==> flow/design.v <==
module DisplayUpdate (
    input clock,
    input reset,  
    input load,  
    input [23: 0] load_val,  
    input new_digit,  
    input [3: 0] code,  
    input new_op,
    output reg [23: 0] X,  
    output reg [2: 0] digit_count  
);
wire [23: 0] new_X;
wire [23: 0] shifted_X;
wire [23: 0] proc_X;
reg [2: 0] new_digit_count;
wire max_digits;
wire value_to_add;
always @ (posedge clock or posedge reset) begin
    if (reset == 1'b1)
        X <= 0;
    else
        X <= new_X;
end
assign shifted_X = {X[19: 0], code};
assign proc_X = (new_digit == 1'b1 && max_digits == 1'b0) ? shifted_X : X;
assign new_X = (new_op == 1'b1) ? 24'd0 : (load == 1'b1) ? load_val : proc_X;
always @ (posedge clock or posedge reset) begin
    if (reset == 1'b1)
        digit_count <= 0;
    else
        digit_count <= new_digit_count;
end
always @ (load, value_to_add, digit_count) begin
    if (load == 1'b1) begin
        new_digit_count = 3'd0;
    end
    else begin
        new_digit_count = digit_count + value_to_add;
    end
end
assign max_digits = (digit_count == 3'd6);
assign value_to_add = (new_digit == 1'b1) ? (max_digits == 1'b1 ? 1'b0 : 1'b1) : 0;
endmodule
### From RTL to reports: DisplayUpdate

The steps from the RTL of DisplayUpdate to its reports follow in flow order.
Line numbers count from 1 in the design file above.
The mark -- stands for no value.

| set-up | value |
|---|---|
| top module | DisplayUpdate |
| clock port | clock |
| standard-cell library | sky130hd |
| library corner | tt_025C_1v80 |

### Elaborated design

Yosys after proc, flatten, opt, wreduce and memory -nomap, before mapping. Memory bits, and registers merged into a memory's read port (data or address), are not among the register bits. Print and check cells are not counted. Equal cells are merged and count once.

| storage and ports | value |
|---|---|
| register bits | 27 |
| input bits | 33 |
| output and inout port bits | 27 |

| operators by class | value |
|---|---|
| add/sub/neg operators | 1 |
| equality and inequality tests | 1 |
| mux-type cells | 6 |
| bitwise gates (word level) | 1 |
| reductions and logical operators | 2 |

Operators with widths:

| operator | number |
|---|---|
| 24-bit two-way mux | 3 |
| 3-bit by 1-bit adder with 3-bit output | 1 |
| 3-bit equality test (second input constant) | 1 |
| 3-bit nonzero test | 1 |
| 3-bit two-way mux | 1 |
| 1-bit two-way mux | 2 |
| 1-bit logical AND | 1 |
| 1-bit NOT | 1 |

### Logic depth

Longest topological path by Yosys (ltp), each cell counted once; first at word level (registers and memories cut), then after technology mapping (sequential cells cut; the memories' decode and read muxes count).

| logic depth | value |
|---|---|
| word-level depth | 6 |
| ABC_AREA | 0 |
| mapped depth | 8 |

### Mapped cells and area

Source: synth_stat.txt of the flow (Yosys; design flattened, memories mapped). It holds for the ABC_AREA given above (unset counts as 0); a run with the other value may have another netlist.

Cells by type:

| cell type | number | total area (µm²) |
|---|---|---|
| sky130_fd_sc_hd__dfrtp_1 | 27 | 675.648 |
| sky130_fd_sc_hd__a221oi_2 | 19 | 285.274 |
| sky130_fd_sc_hd__a31oi_1 | 24 | 150.144 |
| sky130_fd_sc_hd__inv_1 | 25 | 93.84 |
| sky130_fd_sc_hd__o21ai_1 | 16 | 80.077 |
| sky130_fd_sc_hd__a221oi_1 | 5 | 43.792 |
| sky130_fd_sc_hd__buf_12 | 2 | 40.038 |
| sky130_fd_sc_hd__buf_2 | 8 | 40.038 |
| sky130_fd_sc_hd__o21ai_2 | 3 | 26.275 |
| sky130_fd_sc_hd__ha_1 | 2 | 25.024 |
| sky130_fd_sc_hd__o21ai_0 | 5 | 25.024 |
| sky130_fd_sc_hd__buf_6 | 2 | 22.522 |
| sky130_fd_sc_hd__clkbuf_1 | 5 | 18.768 |
| sky130_fd_sc_hd__nor2b_1 | 2 | 12.512 |
| sky130_fd_sc_hd__nand3b_2 | 1 | 11.261 |
| sky130_fd_sc_hd__and3b_1 | 1 | 8.758 |
| sky130_fd_sc_hd__xnor2_1 | 1 | 8.758 |
| sky130_fd_sc_hd__buf_4 | 1 | 7.507 |

Not listed: further types 2, cells in them 3.

| synthesis totals | value |
|---|---|
| standard cells after synthesis | 152 |
| cell area after synthesis | 1586.5 µm² |
| flip-flop cells | 27 |
| buffers | 18 |

### Timing after synthesis

Source: OpenSTA report_checks on the synthesized netlist (no wires, ideal clock, input and output delay 20% of the period each), path of least setup slack; recovery checks are left aside. Register names are those of the netlist, which keeps one name where synthesis merged equal registers.

| timing path post-synthesis | value |
|---|---|
| path type | input to register |
| from | in new_digit |
| to | reg digit_count[1] |
| period | 3090 ps |
| input delay | 618 ps |
| library setup time | 134 ps |
| time at the first pin | 618 ps |
| data arrival time | 1553 ps |
| required time | 2956 ps |
| setup slack | 1403 ps |
| delay of the path | 1069 ps |
| stages | 7 |
| synthesis period reached | 1687 ps |

"delay of the path" is the arrival time less input delay plus setup time.
"stages": output pins that drive a net of the path, with the launching flip-flop's if there is one; two outputs of one cell count as two.
"synthesis period reached" is the clock period less the worst setup slack; recovery checks do not enter. This is arithmetic on one report: input and output delays are still those of the set period (20% each).
Between the ends stands the longest chain of elaborated cells between them, by number of cells; it is not shown to be the way that was timed. Of several equally long chains one is given.
Each line given opens the expression or statement behind the cell; cells for indexed reads and writes are added by Yosys, which also makes memories of some case tables.

| between the ends, post-synthesis | value |
|---|---|
| path through | sky130_fd_sc_hd__buf_2 sky130_fd_sc_hd__inv_2 sky130_fd_sc_hd__buf_6 sky130_fd_sc_hd__nor2_1 sky130_fd_sc_hd__ha_1 sky130_fd_sc_hd__ha_1 sky130_fd_sc_hd__nor2b_1 |
| cells in the longest elaborated chain | 3 |
| elaborated cells on any way between the ends | 3 |
| source lines of those cells | 3 |
| those cells by class | add/sub: 1; mux: 2 |

Ends and longest elaborated chain, post-synthesis:

| item | RTL line | RTL |
|---|---|---|
| start: declaration | 6 | `input new_digit,` |
| 1-bit two-way mux | 42 | `assign value_to_add = (new_digit == 1'b1) ? (max_digits == 1'b1 ? 1'b0 : 1'b1) : 0;` |
| 3-bit by 1-bit adder with 3-bit output | 38 | `new_digit_count = digit_count + value_to_add;` |
| 3-bit two-way mux | 34 | `if (load == 1'b1) begin` |
| end: assignment | 29 | `digit_count <= 0;` |
| end: assignment | 31 | `digit_count <= new_digit_count;` |
| end: declaration | 10 | `output reg [2: 0] digit_count` |

### Path in the finished layout

Path of least setup slack in the final report of run 1 (OpenROAD, finished layout, wires in). Where an end is a register, its clock arrival counts in the times.
The path's times are printed in steps of 10 ps; the period is the one set.

| timing path after layout | value |
|---|---|
| path type | register to output |
| from | reg digit_count[2] |
| to | out digit_count[2] |
| period | 1990 ps |
| output delay | 400 ps |
| time at the first pin | 270 ps |
| data arrival time | 1270 ps |
| required time | 1590 ps |
| setup slack | 320 ps |
| stages | 2 |

| between the ends, after layout | value |
|---|---|
| path through | sky130_fd_sc_hd__dfrtp_1 sky130_fd_sc_hd__clkdlybuf4s50_1 |
| cells in the longest elaborated chain | 0 |
| elaborated cells on any way between the ends | 0 |
| source lines of those cells | 0 |

Ends and longest elaborated chain, after layout:

| item | RTL line | RTL |
|---|---|---|
| start: declaration | 10 | `output reg [2: 0] digit_count` |
| start: assignment | 29 | `digit_count <= 0;` |
| start: assignment | 31 | `digit_count <= new_digit_count;` |
| end: declaration | 10 |  |

Ticket comment

Below are 2 stored runs of the flow (Yosys, OpenROAD; platform sky130hd) on DisplayUpdate, each with its settings and what was measured, unordered. Constraints: input delay and output delay 20% of the set period each, output load 0.01 pF.
"achieved period": clock period set for the run, less the worst setup slack. It is reckoned from that one timing run; input and output delays stay at 20% of the period that was set.
"worst path time" = time allowed to the worst setup path (clock period - input delay - output delay, where it has them) - its slack; a late launch clock adds to it, a late capture clock takes from it.
"total design power" rests on the timing tool's default activity at the inputs, not on a simulated workload.
"worst path time" is given in steps of 10 ps.
Among the settings, . means not set for that run.

| stored run | period_ns | CORE_UTILIZATION | CAP_MARGIN | CORE_MARGIN | SLEW_MARGIN | PLACE_DENSITY | CORE_ASPECT_RATIO | CELL_PAD_IN_SITES_GLOBAL_PLACEMENT | TNS_END_PERCENT | standard-cell area after routing (µm²) | total negative slack on setup checks (ps) | mapped cell area after synthesis (µm²) | worst setup slack after layout (ps) | total design power (uW) | area inside the die boundary (µm²) | achieved period (ps) | post-layout utilization | worst path time (ps) | critical path type |
|---|---|---|---|---|---|---|---|---|---|---|---|---|---|---|---|---|---|---|---|
| run 1 | 1.99 | 29 | 20 | 2 | 20 | . | . | . | . | 2248.4 | 0 | 1586.5 | 318 | 1272 | 6078.5 | 1672 | 0.432 | 1270 | register to output |
| run 2 | 2.26 | 67 | 20 | 8 | 25 | 0.78 | 0.64 | 0 | 20 | 2197.1 | 0 | 1586.5 | 462 | 1157 | 4220.0 | 1798 | 0.957 | 1800 | register to register |
