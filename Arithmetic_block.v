==> flow/design.v <==
module Arithmetic_Block (
    input wire clk,    
    input wire reset,  
  input wire [23:0] X,  
  input wire [23:0] Y, 
  input wire [3:0] OP, 
  output reg [23:0] result,  
    output wire overflow  
);
  localparam [3: 0] MULTIPLY_CODE = 4'b0010;
  localparam [3: 0] PLUS_CODE = 4'b1010;
  wire [23:0] add_result, mul_result;  
  wire [23:0] selected_result; 
    assign add_result = X + Y;
    assign mul_result = X * Y;
    assign selected_result = (OP == PLUS_CODE) ? add_result : 
                             (OP == MULTIPLY_CODE) ? mul_result : 
                             24'b0;  
    always @(posedge clk or posedge reset) begin
        if (reset) begin
            result <= 24'b0;  
        end else begin
            result <= selected_result;  
        end
    end
    assign overflow = (selected_result > 24'hFFFFFF);
endmodule
# == From RTL to reports: Arithmetic_Block ==
# Tool output for the design above, in the order of the flow.
# Lines are those of the file above, counted from 1.
# Library cell names are shortened.
# Not given: n/a
# setup
top_module,Arithmetic_Block
clock,clk
cell_library,sky130hd
lib_corner,tt_025C_1v80

# == After elaboration ==
# Yosys after proc, flatten, opt, wreduce and memory -nomap, before mapping. Enables and synchronous resets that opt folds into registers are not counted as muxes. Memory bits, and registers merged into a memory's read port (data or address), are not among the register bits. Print and check cells are not counted. Equal cells are merged and count once.
# bits
ff_bits,24
latchBits,0
ram_bits,0
rom_bits,0
clocked_rd_ports_x_width,0
mem_count,0
input_bits,54
output_inout_bits,25
elab_cells,8
# classes
addsub,1
multipliers,1
div,0
n_cmp,1
n_eq,2
shifts,0
n_mux,2
n_logic,0
reduce_logical,0
# op_table
op,n
24-bit by 24-bit multiplier with 24-bit output,1
24-bit two-way mux,2
24-bit adder,1
24-bit greater-than comparator with constant B,1
4-bit by 2-bit == test with 1-bit output with constant B,1
4-bit == test with constant B,1

# == Logic depth ==
# Yosys ltp: most cells in a row. Word level: on the elaborated netlist, between registers, memories and ports. Mapped: between sequential cells and ports; inverters and the memories' decode and read muxes count.
# depth
ltp_word,4
ABC_AREA,1
mapped_depth,32
depth_no_buf,31

# == Mapped cells and area ==
# Yosys stat after the flow's synthesis: flattened, memories mapped to cells. It holds for the ABC_AREA given above (unset counts as 0); a run with the other value may have another netlist.
# The area totals of this step are shown rounded.
# types
cell,n
fa_1,214
inv_1,515
nand2_1,481
ha_1,106
dfrtp_1,24
nand3_1,56
a21oi_1,55
o21ai_0,38
nor2_1,40
clkbuf_1,34
nand2_2,14
xor2_1,10
buf_4,11
o21ai_1,11
xnor2_1,6
nand3b_4,2
nand4_1,6
nor4_2,3
# Other cell types: 32; their cells: 72.
# mapped
stdcells,1698
yosys_area_um2,11900
ff_cells,24
n_buf,55

# == Path before layout ==
# Path of least setup slack by OpenSTA after synthesis, without wires, with an ideal clock, recovery checks aside; 20% of the period is set as input and as output delay. Where synthesis merged equal registers, the netlist keeps one of their names.
# synth_path
kind,in2reg
start,input port Y[3]
end,register result[23]
tclk_ns,9.48
input_delay_ns,1.896
setup_ns,0.116
launch_ns,1.896
t_arrival_ns,7.466
t_required_ns,9.364
path_slack_ns,1.898
path_delay_ns,5.686
path_stages,27
period_less_setup_slack_ns,7.582
# "path_delay_ns" = arrival - input delay + setup time.
# "path_stages" counts driving pins, that of a launching flip-flop among them; a cell with two outputs on the path counts twice.
# "period_less_setup_slack_ns" is the clock period less the worst setup slack; recovery checks do not enter. This is arithmetic on one report: input and output delays are still those of the set period (20% each).
# Between the ends stands the longest chain of elaborated cells between them, by number of cells; it is not shown to be the way that was timed. Of several equally long chains one is given.
# A line is the first line of the expression or statement that the cell stems from. Yosys adds cells for indexed reads and writes and turns some case tables into memories.
# synth_between
cell_sequence,clkbuf_1 > buf_1 > nand2_1 > fa_1 > inv_1 > fa_1 > inv_1 > fa_1 > inv_1 > fa_1 > fa_1 > fa_1 > inv_1 > fa_1 > inv_1 > ha_1 > nand2_1 > nor4_2 > nand3_1 > nand3_1 > inv_1 > nand2_1 > nand2_1 > nand2_1 > nand2_1 > nand2_1 > nand2_1
elab_chain_cells,3
# synth_rtl
element,line_no,source
start: declaration,5,"input wire [23:0] Y,"
24-bit by 24-bit multiplier with 24-bit output,15,assign mul_result = X * Y;
24-bit two-way mux,17,(OP == MULTIPLY_CODE) ? mul_result :
24-bit two-way mux,16,assign selected_result = (OP == PLUS_CODE) ? add_result :
end: assignment,21,result <= 24'b0;
end: assignment,23,result <= selected_result;
end: declaration,7,"output reg [23:0] result,"

# == Timing after layout ==
# Path of least setup slack in the final report of entry A (OpenROAD, finished layout, wires in). Where an end is a register, its clock arrival counts in the times.
# layout_path
kind,in2reg
start,input port X[17]
end,register result[22]
tclk_ns,4.95
input_delay_ns,0.99
setup_ns,0.11
launch_ns,0.99
t_arrival_ns,6.53
t_required_ns,5.10
path_slack_ns,-1.43
path_stages,25
# Between the ends stands the longest chain of elaborated cells between them, by number of cells; it is not shown to be the way that was timed. Of several equally long chains one is given.
# layout_between
cell_sequence,clkdlybuf4s15_2 > buf_12 > buf_6 > nand2_1 > fa_1 > inv_1 > fa_1 > inv_1 > fa_1 > inv_2 > fa_2 > fa_1 > fa_1 > inv_2 > fa_1 > inv_2 > ha_4 > inv_1 > nor3_4 > nor3b_4 > nand4_1 > nand3_2 > a21oi_2 > o21ai_4 > nand2_2
elab_chain_cells,3
# layout_rtl
element,line_no,source
start: declaration,4,"input wire [23:0] X,"
24-bit by 24-bit multiplier with 24-bit output,15,assign mul_result = X * Y;
24-bit two-way mux,17,(OP == MULTIPLY_CODE) ? mul_result :
24-bit two-way mux,16,assign selected_result = (OP == PLUS_CODE) ? add_result :
end: assignment,21,result <= 24'b0;
end: assignment,23,result <= selected_result;
end: declaration,7,"output reg [23:0] result,"

# Below are 2 stored runs of the flow (Yosys, OpenROAD; platform sky130hd) on Arithmetic_Block, each with its settings and what was measured, unordered. Constraints: input delay and output delay 20% of the set period each, output load 0.01 pF.
# "period_less_ws_ns" = clock period - worst setup slack. The figure is calculated, with input and output delays left at 20% of the set period.
# "timing.worst_path_ns": the worst setup path's part of the clock period (all of it between registers, 20% less for each end at a port) less its slack. A launch clock that arrives late makes it longer, a capture clock that arrives late makes it shorter.
# Results are given in rounded form.
# Settings: - = not set for that run.
run,period_ns,CORE_UTILIZATION,SETUP_SLACK_MARGIN,PLACE_DENSITY,CORE_ASPECT_RATIO,CORE_MARGIN,ABC_AREA,CTS_CLUSTER_SIZE,CAP_MARGIN,SLEW_MARGIN,PLACE_DENSITY_LB_ADDON,MAX_ROUTING_LAYER,finalUtil_frac,final_setup_tns_ns,design.die.area_um2,setup_ws_ns,yosys.chip_area_um2,period_less_ws_ns,timing.worst_path_ns,path_kind,final_stdcell_area_um2
entry A,4.95,49,0.19,0.57,0.75,7,1,37,35,35,-,-,0.727,-18.4,29000,-1.43,11900,6.379,5.39,in2reg,17400
entry B,8.94,56,1.35,-,1.7,2,-,-,20,25,0.28,met4,0.646,0.000,20700,1.43,11000,7.506,5.72,in2reg,12400
